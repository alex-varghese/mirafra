==> flow/design.v <==
module alu # ( parameter WIDTH = 8, CMD_WIDTH = 4 ) (
	input clk, rst,
	input CE,
	input CIN,
	input mode,
	input [1:0] INP_INVALID,
	input [ CMD_WIDTH-1 :0] CMD,
	input [ WIDTH-1 :0] opa,
	input [ WIDTH-1 :0] opb,
	output reg ERR, OFLOW, g , l, e, cout,
	output reg [ 2 * WIDTH :0] RES
);
    localparam ADD = 4'd0,		 
	             SUB = 4'd1,
	             ADD_CIN = 4'd2,
	             SUB_CIN = 4'd3,
	             INC_A = 4'd4,
	             INC_B = 4'd5,
      	       DEC_A = 4'd6,
	             DEC_B = 4'd7,
      	       CMP = 4'd8,
	             ADD_MUL = 4'd9,
	             SHFTL_MUL = 4'd10,
	             ADD_SIG = 4'd11,
	             SUB_SIG = 4'd12;
    localparam AND = 4'd0,		 
               NAND = 4'd1,
               OR = 4'd2,
               NOR = 4'd3,
               XOR = 4'd4,
               XNOR = 4'd5,
               NOT_A = 4'd6,
               NOT_B = 4'd7,
               SHR1_A = 4'd8,
               SHL1_A = 4'd9,
               SHR1_B = 4'd10,
               SHL1_B = 4'd11,
	             ROL_A_B = 4'd12,
	             ROR_A_B = 4'd13;
    reg [WIDTH-1:0] opa_buf, opb_buf;    
    reg [ 2 * WIDTH :0] res;
    reg oflow,G,L,E,COUT,err;
    localparam POW_2_N = $clog2(WIDTH);  
    wire [POW_2_N - 1:0] SH_AMT = opb[POW_2_N - 1:0];
    always@( posedge clk or posedge rst ) begin
      if(rst) begin
            res <= {2*(WIDTH-1){1'b0}};
            {G, L, E, err, COUT, oflow} <= 6'b0;
      end
      else if( CE ) begin
		    if( mode ) begin  
		      if( INP_INVALID == 2'b11 ) begin
				  res <= 0;
				  {G, L, E, err, COUT, oflow} <= 6'b0;
		          case( CMD )
		              ADD       : begin
		                              res   <= opa + opb;
		                              COUT  <= res[WIDTH];
		                              oflow <= 0;
									                err <= 0;
		                          end
		              SUB       : begin 
		                              res   <= opa - opb;
		                              COUT  <= ( opa < opb ) ? 1 : 0;
		                              oflow <= 0;
									                err <= 0;
		                          end
		              ADD_CIN   : begin
		                              res   <= opa + opb + CIN;
		                              COUT  <= res[WIDTH];
		                              oflow <= COUT;
									                err <= 0;
		                          end
		              SUB_CIN   : begin
		                              res   <= opa - opb - CIN;
		                              COUT  <= res[WIDTH];
		                              oflow <= COUT;
									                err <= 0;
		                          end
		              ADD_MUL   : begin
		                              res   <= ({{WIDTH{1'b0}},opa} + 1 ) * ({{WIDTH{1'b0}},opb} + 1 );
		                              COUT  <= 0;
		                              oflow <= 0;
									                err <= 0;
		                          end
		              CMP       : begin
									                COUT <= 0;
		                              {G,L,E} <= (opa > opb) ? 3'b100 : (opa < opb) ? 3'b010 : 3'b001;
		                          	  err <= 0;
								  end
		              SHFTL_MUL : begin
		                              res   <= {{WIDTH{1'b0}},opa << 1} * opb;
		                              COUT  <= 0;
		                              oflow <= 0;
									                err <= 0;
		                          end
		              ADD_SIG   : begin
		                              res   <= $signed(opa) + $signed(opb);
                                  COUT = res[WIDTH];
									                {G,L,E} <= ($signed(res) > 0) ? 3'b100 : ($signed(res) > 0)  ? 3'b010 : 3'b001;
                                  oflow = (opa[WIDTH-1] == opb[WIDTH-1]) && ~res[WIDTH];
		                          	  err <= 0;
							      end
		              SUB_SIG   : begin
		                              res   <= $signed(opa) - $signed(opb);
                                  COUT = res[WIDTH];
							              		  {G,L,E} <= ($signed(res) > 0) ? 3'b100 : ($signed(res) > 0)  ? 3'b010 : 3'b001;
                                  oflow = (opa[WIDTH-1] == opb[WIDTH-1]) && ~res[WIDTH];
		                              err <= 0;
								  end
		              default   : begin
		                              res <= {2*(WIDTH-1){1'b0}};
                                  {G, L, E, err, COUT, oflow} <= 6'b000100;
		                          end
		          endcase
		      end
		      else if( INP_INVALID == 2'b10 ) begin
		          {G, L, E, err, COUT, oflow} <= 6'b0;
				      res <= 0;
		          case( CMD )
		              INC_A     : begin
		                              res   <= opa + 1;
		                              COUT  <= res[WIDTH];
		                              oflow <= COUT;
									                err <= 0;
		                          end
		              DEC_A     : begin
		                              res <= opa - 1;
		                              COUT  <= res[WIDTH];
		                              oflow <= 0;
							              		  err <= 0;
		                          end
		              default   : begin
		                              res <= {2*(WIDTH-1){1'b0}};
                                  {G, L, E, err, COUT, oflow} <= 6'b000100;
		                          end
		          endcase
		      end
		      else if( INP_INVALID == 2'b01 ) begin
		          {G, L, E, err, COUT, oflow} <= 6'b0;
			        res <= 0;
		          case( CMD )
		              INC_B     : begin
		                              res   <= opb + 1;
		                              COUT  <= res[WIDTH];
		                              oflow <= COUT;
									                err <= 0;
		                          end
		              DEC_B     : begin
		                              res <= opb - 1;
		                              COUT  <= res[WIDTH];
		                              oflow <= 0;
							              		  err <= 0;
		                          end
		              default   : begin
		                              res <= {2*(WIDTH-1){1'b0}};
                                  {G, L, E, err, COUT, oflow} <= 6'b000100;
		                          end
		          endcase
		      end
		      else 
                res <= {2*(WIDTH-1){1'b0}};             
          end  
          else begin
              if( INP_INVALID == 2'b11 ) begin
                  {G, L, E, err, COUT, oflow} <= 6'b0;
				  res <= 0;
		          case( CMD )
		              AND       : res <= {{(WIDTH){1'b0}},(opa & opb)};
		              OR        : res <= {{(WIDTH){1'b0}},(opa | opb)};
		              NAND      : res <= {{(WIDTH){1'b0}},(~(opa & opb))};
		              XOR       : res <= {{(WIDTH){1'b0}},(opa ^ opb)};
		              NOR       : res <= {{(WIDTH){1'b0}},(~(opa | opb))};
		              XNOR      : res <= {{(WIDTH){1'b0}},(~(opa ^ opb))};
		              ROR_A_B   : begin
		                              res = {1'b0,opa << SH_AMT | opa >> (WIDTH - SH_AMT)};
                               	  res = |opb[WIDTH - 1 : POW_2_N +1];
		                          end 
		              ROL_A_B   : begin
                                      res = {1'b0,opa << (WIDTH - SH_AMT) | opa >> SH_AMT};
                                  	  res = |opb[WIDTH - 1 : POW_2_N +1];
		                          end
		              default   : begin
		                              res <= {2*(WIDTH-1){1'b0}};
                                  {G, L, E, err, COUT, oflow} <= 6'b000100;
		                          end
		          endcase
		      end
		      else if( INP_INVALID == 2'b10 ) begin                    
		          {G, L, E, err, COUT, oflow} <= 6'b0;
				      res <= 0;
		          case( CMD )
		              NOT_A     : res <= {{(WIDTH){1'b0}},(~opa)};
		              SHR1_A    : res <= {{(WIDTH){1'b0}},(opa >> 1)};
		              SHL1_A    : res <= {{(WIDTH){1'b0}},(opa << 1)};
		              default   : begin
		                              res <= {2*(WIDTH-1){1'b0}};
                                  {G, L, E, err, COUT, oflow} <= 6'b000100;
		                          end
		          endcase
		      end
		      else if( INP_INVALID == 2'b01 ) begin
		          {G, L, E, err, COUT, oflow} <= 6'b0;
		          case( CMD )
		              NOT_B     : res <= {{(WIDTH){1'b0}},(~opb)};
		              SHR1_B    : res <= {{(WIDTH){1'b0}},(opb >> 1)};
		              SHL1_B    : res <= {{(WIDTH){1'b0}},(opb << 1)};
		              default   : begin
		                              res <= {2*(WIDTH-1){1'b0}};
                                  {G, L, E, err, COUT, oflow} <= 6'b000100;
		                          end
		          endcase
		      end
		      else begin
                res <= {2*(WIDTH-1){1'b0}};
                {G, L, E, err, COUT, oflow} <= 6'b000100;
              end  
          end
       end
       end
       always@( * ) begin
          RES <= res;
		      cout <= COUT;
	        {g,l,e} <= {G,L,E};
		      OFLOW <= oflow;
		      ERR <= err;
       end
endmodule
**Tool chain data of alu**

The steps from the RTL of alu to its reports follow in flow order.
Line numbers count from 1 in the design file above.
A cell with - has no value.

- Top: alu
- Clock: clk
- Library: sky130hd
- Corner: tt_025C_1v80

**Word level**

Yosys after proc, flatten, opt, wreduce and memory -nomap, before mapping. Memory bits, and registers merged into a memory's read port (data or address), are not among the register bits. Print and check cells are not counted.

- Add/sub/neg operators: 12
- Multipliers: 2
- $lt $le $gt $ge: 3
- Mux-type cells: 55
- Reductions and logical operators: 16
- Bitwise gates (word level): 9
- Equal/unequal tests: 20

Operators by type and width:

| operator | count |
|---|---|
| multiplier 9 x 9 -> 17 bit | 1 |
| case mux 17 bit (select 8 bit) | 1 |
| multiplier 7 x 8 -> 15 bit | 1 |
| two-way mux 17 bit | 5 |
| case mux 17 bit (select 2 bit) | 2 |
| case mux 8 bit (select 7 bit) | 1 |
| case mux 8 bit (select 3 bit) | 2 |
| inverter 8 bit | 5 |
| adder 8 x 1 -> 9 bit (second input constant) | 4 |
| two-way mux 1 bit | 34 |
| equality test 4 bit (second input constant) | 6 |
| subtractor 8 x 1 -> 9 bit (second input constant) | 2 |
| adder 8 x 8 -> 9 bit | 2 |
| subtractor 8 x 8 -> 9 bit | 2 |
| subtractor 17 x 1 -> 17 bit | 1 |
| greater-than comparator 17 x 1 -> 1 bit (second input constant) | 1 |
| equality test 4 x 3 -> 1 bit (second input constant) | 4 |
| two-way mux 8 bit | 2 |
| OR reduction 2 bit | 5 |
| adder 9 x 1 -> 10 bit | 1 |
| OR reduction 9 bit | 1 |
| inequality test 4 x 1 -> 1 bit (second input constant) | 2 |
| equality test 4 x 2 -> 1 bit (second input constant) | 2 |
| greater-than comparator 8 bit | 1 |
| less-than comparator 8 bit | 1 |
| bitwise AND 8 bit | 1 |
| OR 8 bit | 1 |
| bitwise XOR 8 bit | 1 |

Other operator kinds: 18; their cells: 25.

- Output and inout bits: 23
- Input port bits: 27
- Bits in registers: 23

**Logic depth**

Yosys ltp: most cells in a row. Word level: on the elaborated netlist, between registers, memories and ports. Mapped: between sequential cells and ports; inverters and the memories' decode and read muxes count.

- Word-level depth: 7
- ABC_AREA: 0
- Mapped depth: 23
- Mapped depth without buffers: 21

**Netlist**

The flow's flattened synthesis, as Yosys stat reports it; memories are mapped. The netlist is that of the ABC_AREA named above (0 if unset); the other value can give another one.
Totals and module areas in this step are rounded.

- Cells in the netlist: 1122
- Buffers: 47
- Mapped area: 8600 µm²
- Mapped flip-flops: 23

Cell types:

| type | count | total area (µm²) |
|---|---|---|
| sky130_fd_sc_hd__fa_1 | 80 | 1.6E+03 |
| sky130_fd_sc_hd__ha_1 | 103 | 1.29E+03 |
| sky130_fd_sc_hd__xnor2_1 | 66 | 578.054 |
| sky130_fd_sc_hd__dfrtp_1 | 23 | 575.552 |
| sky130_fd_sc_hd__inv_1 | 143 | 536.765 |
| sky130_fd_sc_hd__nand2_1 | 131 | 491.722 |
| sky130_fd_sc_hd__nor2_1 | 112 | 420.403 |
| sky130_fd_sc_hd__a21oi_1 | 51 | 255.245 |
| sky130_fd_sc_hd__xor2_1 | 27 | 236.477 |
| sky130_fd_sc_hd__o21ai_0 | 33 | 165.158 |
| sky130_fd_sc_hd__nand3_1 | 26 | 130.125 |
| sky130_fd_sc_hd__o22ai_1 | 19 | 118.864 |
| sky130_fd_sc_hd__a211oi_1 | 14 | 105.101 |
| sky130_fd_sc_hd__a21o_1 | 13 | 97.594 |
| sky130_fd_sc_hd__nor3_1 | 19 | 95.091 |
| sky130_fd_sc_hd__clkbuf_1 | 23 | 86.333 |
| sky130_fd_sc_hd__mux2i_1 | 8 | 80.077 |
| sky130_fd_sc_hd__a221oi_1 | 9 | 78.826 |

Other cell types: 64; their cells: 222.

**Timing after synthesis**

OpenSTA on the mapped netlist: ideal clock, no wires. The path of least setup slack (recovery checks aside). Input and output delay are each 20% of the period. Register names are those of the netlist, which keeps one name where synthesis merged equal registers.

- Path type: input to register
- From: in opb[6]
- To: reg res[14]
- Time at the first pin: 1.286 ns
- Input delay: 1.286 ns
- Period: 6.43 ns
- Stages: 20
- Path buffers: 1
- Required time: 6.304 ns
- Path delay: 5.295 ns
- Path slack: -0.151 ns
- Library setup time: 0.126 ns
- Arrival: 6.455 ns
- Period reached after synthesis: 6.581 ns

"path delay" is the arrival time less input delay plus setup time.
"stages": output pins that drive a net of the path, with the launching flip-flop's if there is one; two outputs of one cell count as two.
"period reached after synthesis" is the clock period less the worst setup slack; recovery checks do not enter. This is arithmetic on one report: input and output delays are still those of the set period (20% each).
Between the ends stands the longest chain of elaborated cells between them, by number of cells; it is not shown to be the way that was timed. Of several equally long chains one is given.
A line is the first line of the expression or statement that the cell stems from. Yosys adds cells for indexed reads and writes and turns some case tables into memories.
A register here has more assigning lines than the two given.

- Cell sequence: sky130_fd_sc_hd__buf_2 sky130_fd_sc_hd__clkinv_1 sky130_fd_sc_hd__nor4_1 sky130_fd_sc_hd__xnor2_1 sky130_fd_sc_hd__nand2_1 sky130_fd_sc_hd__fa_1 sky130_fd_sc_hd__fa_1 sky130_fd_sc_hd__inv_1 sky130_fd_sc_hd__fa_1 sky130_fd_sc_hd__inv_1 sky130_fd_sc_hd__fa_1 sky130_fd_sc_hd__inv_1 sky130_fd_sc_hd__ha_1 sky130_fd_sc_hd__o21a_1 sky130_fd_sc_hd__o31a_1 sky130_fd_sc_hd__o41a_1 sky130_fd_sc_hd__a31oi_1 sky130_fd_sc_hd__xor2_1 sky130_fd_sc_hd__o21ai_1 sky130_fd_sc_hd__a221o_1
- Cells in the longest elaborated chain: 6
- Elaborated cells on any way between the ends: 14
- Classes of those cells: add/sub: 6; mul: 2; mux: 6

RTL lines, path post-synthesis:

| element | RTL line | RTL |
|---|---|---|
| from (decl) | 9 | `input [ WIDTH-1 :0] opb,` |
| subtractor 8 x 1 -> 9 bit | 150 | `res <= opb - 1;` |
| case mux 17 bit (select 2 bit) | 142 | `case( CMD )` |
| two-way mux 17 bit | 139 | `else if( INP_INVALID == 2'b01 ) begin` |
| two-way mux 17 bit | 117 | `else if( INP_INVALID == 2'b10 ) begin` |
| two-way mux 17 bit | 52 | `if( INP_INVALID == 2'b11 ) begin` |
| two-way mux 17 bit | 51 | `if( mode ) begin` |
| to (assign) | 47 | `res <= {2*(WIDTH-1){1'b0}};` |
| to (assign) | 57 | `res <= opa + opb;` |
| to (decl) | 41 | `reg [ 2 * WIDTH :0] res;` |

**Timing after layout**

Path of least setup slack in the final report of run 2 (OpenROAD, finished layout, wires in). Where an end is a register, its clock arrival counts in the times.

- Path type: input to register
- From: in opa[1]
- To: reg res[14]
- Stages: 21
- Path slack: 0.59 ns
- Input delay: 1.61 ns
- Library setup time: 0.12 ns
- Time at the first pin: 1.61 ns
- Arrival: 7.61 ns
- Period: 8.06 ns
- Required time: 8.19 ns
- Path buffers: 2

Between the ends stands the longest chain of elaborated cells between them, by number of cells; it is not shown to be the way that was timed. Of several equally long chains one is given.
A register here has more assigning lines than the two given.

- Cell sequence: sky130_fd_sc_hd__clkdlybuf4s50_1 sky130_fd_sc_hd__buf_4 sky130_fd_sc_hd__nand3_1 sky130_fd_sc_hd__nor2_1 sky130_fd_sc_hd__xnor2_1 sky130_fd_sc_hd__nand2_1 sky130_fd_sc_hd__fa_1 sky130_fd_sc_hd__inv_1 sky130_fd_sc_hd__fa_1 sky130_fd_sc_hd__inv_1 sky130_fd_sc_hd__fa_1 sky130_fd_sc_hd__fa_1 sky130_fd_sc_hd__inv_1 sky130_fd_sc_hd__ha_1 sky130_fd_sc_hd__nor2b_1 sky130_fd_sc_hd__o31a_1 sky130_fd_sc_hd__o41a_1 sky130_fd_sc_hd__a31oi_1 sky130_fd_sc_hd__xor2_1 sky130_fd_sc_hd__o21ai_1 sky130_fd_sc_hd__a221o_1
- Cells in the longest elaborated chain: 5
- Elaborated cells on any way between the ends: 13
- Classes of those cells: add/sub: 6; mul: 2; mux: 5

RTL lines, path after layout:

| element | RTL line | RTL |
|---|---|---|
| from (decl) | 8 | `input [ WIDTH-1 :0] opa,` |
| adder 8 x 1 -> 9 bit | 81 | `res <= ({{WIDTH{1'b0}},opa} + 1 ) * ({{WIDTH{1'b0}},opb} + 1 );` |
| multiplier 9 x 9 -> 17 bit | 81 |  |
| case mux 17 bit (select 8 bit) | 55 | `case( CMD )` |
| two-way mux 17 bit | 52 | `if( INP_INVALID == 2'b11 ) begin` |
| two-way mux 17 bit | 51 | `if( mode ) begin` |
| to (assign) | 47 | `res <= {2*(WIDTH-1){1'b0}};` |
| to (assign) | 57 | `res <= opa + opb;` |
| to (decl) | 41 | `reg [ 2 * WIDTH :0] res;` |

Wiki page: alu / flow data

Module alu, platform sky130hd: 2 stored runs of the flow (Yosys, OpenROAD) with differing settings, in no particular order. Input and output delays are each 20% of the period that was set; the output load is 0.01 pF.
"period reached" = clock period - worst setup slack. The figure is calculated, with input and output delays left at 20% of the set period.
By "worst path time" is meant the share of the clock period that the worst setup path is allowed (20% is reserved at inputs, 20% at outputs), minus its slack. Clock arrival times at its registers enter into it.
"power consumption" rests on the timing tool's default activity at the inputs, not on a simulated workload.
Results are given in rounded form.

### Run 1

==> flow/run.sh <==
#!/bin/bash
# the make line also repeats the synthesis and layout settings of config.mk as NAME=value (left out here)
make -C /OpenROAD-flow-scripts/flow DESIGN_CONFIG=/design/flow/config.mk WORK_HOME=/design/flow/orfs CLKGATE_MAP_FILE= finish
==> flow/config.mk <==
export PLATFORM = sky130hd
export DESIGN_NAME = alu
export DESIGN_NICKNAME = alu
export VERILOG_FILES = /design/flow/design.v
export SDC_FILE = /design/flow/constraint.sdc
export NUM_CORES = 4
export LEC_CHECK = 0
export ABC_AREA = 1
export CAP_MARGIN = 20
export CELL_PAD_IN_SITES_DETAIL_PLACEMENT = 2
export CELL_PAD_IN_SITES_GLOBAL_PLACEMENT = 0
export CORE_MARGIN = 2
export CORE_UTILIZATION = 43
export CTS_CLUSTER_DIAMETER = 244
export HOLD_SLACK_MARGIN = -0.08
export PLACE_DENSITY_LB_ADDON = 0.19
export SLEW_MARGIN = 35
==> flow/constraint.sdc <==
create_clock -name core_clock -period 5.73 [get_ports {clk}]
set_input_delay 1.1460 -clock core_clock [delete_from_list [all_inputs] [get_ports {clk}]]
set_output_delay 1.1460 -clock core_clock [all_outputs]
set_load 0.01 [all_outputs]

Outcome of run 1: no final report: placement broke off with DPL-0033

### Run 2

==> flow/run.sh <==
#!/bin/bash
# the make line also repeats the synthesis and layout settings of config.mk as NAME=value (left out here)
make -C /OpenROAD-flow-scripts/flow DESIGN_CONFIG=/design/flow/config.mk WORK_HOME=/design/flow/orfs CLKGATE_MAP_FILE= finish
==> flow/config.mk <==
export PLATFORM = sky130hd
export DESIGN_NAME = alu
export DESIGN_NICKNAME = alu
export VERILOG_FILES = /design/flow/design.v
export SDC_FILE = /design/flow/constraint.sdc
export NUM_CORES = 4
export LEC_CHECK = 0
export CAP_MARGIN = 20
export CORE_MARGIN = 2
export CORE_UTILIZATION = 40
export SLEW_MARGIN = 20
==> flow/constraint.sdc <==
create_clock -name core_clock -period 8.06 [get_ports {clk}]
set_input_delay 1.6120 -clock core_clock [delete_from_list [all_inputs] [get_ports {clk}]]
set_output_delay 1.6120 -clock core_clock [all_outputs]
set_load 0.01 [all_outputs]

Results of run 2:
- Standard-cell area of the final layout: 9600 µm²
- Worst hold slack: 0.48 ns
- Die footprint: 23000 µm²
- Power consumption: 1.5 mW
- Post-synthesis cell area: 8600 µm²
- Worst setup slack after layout: 0.59 ns
- Post-route setup TNS: 0.000 ns
- Period reached: 7.475 ns
- Utilization after layout: 0.45
- Worst path time: 5.86 ns
- Type of the worst setup path: input to register
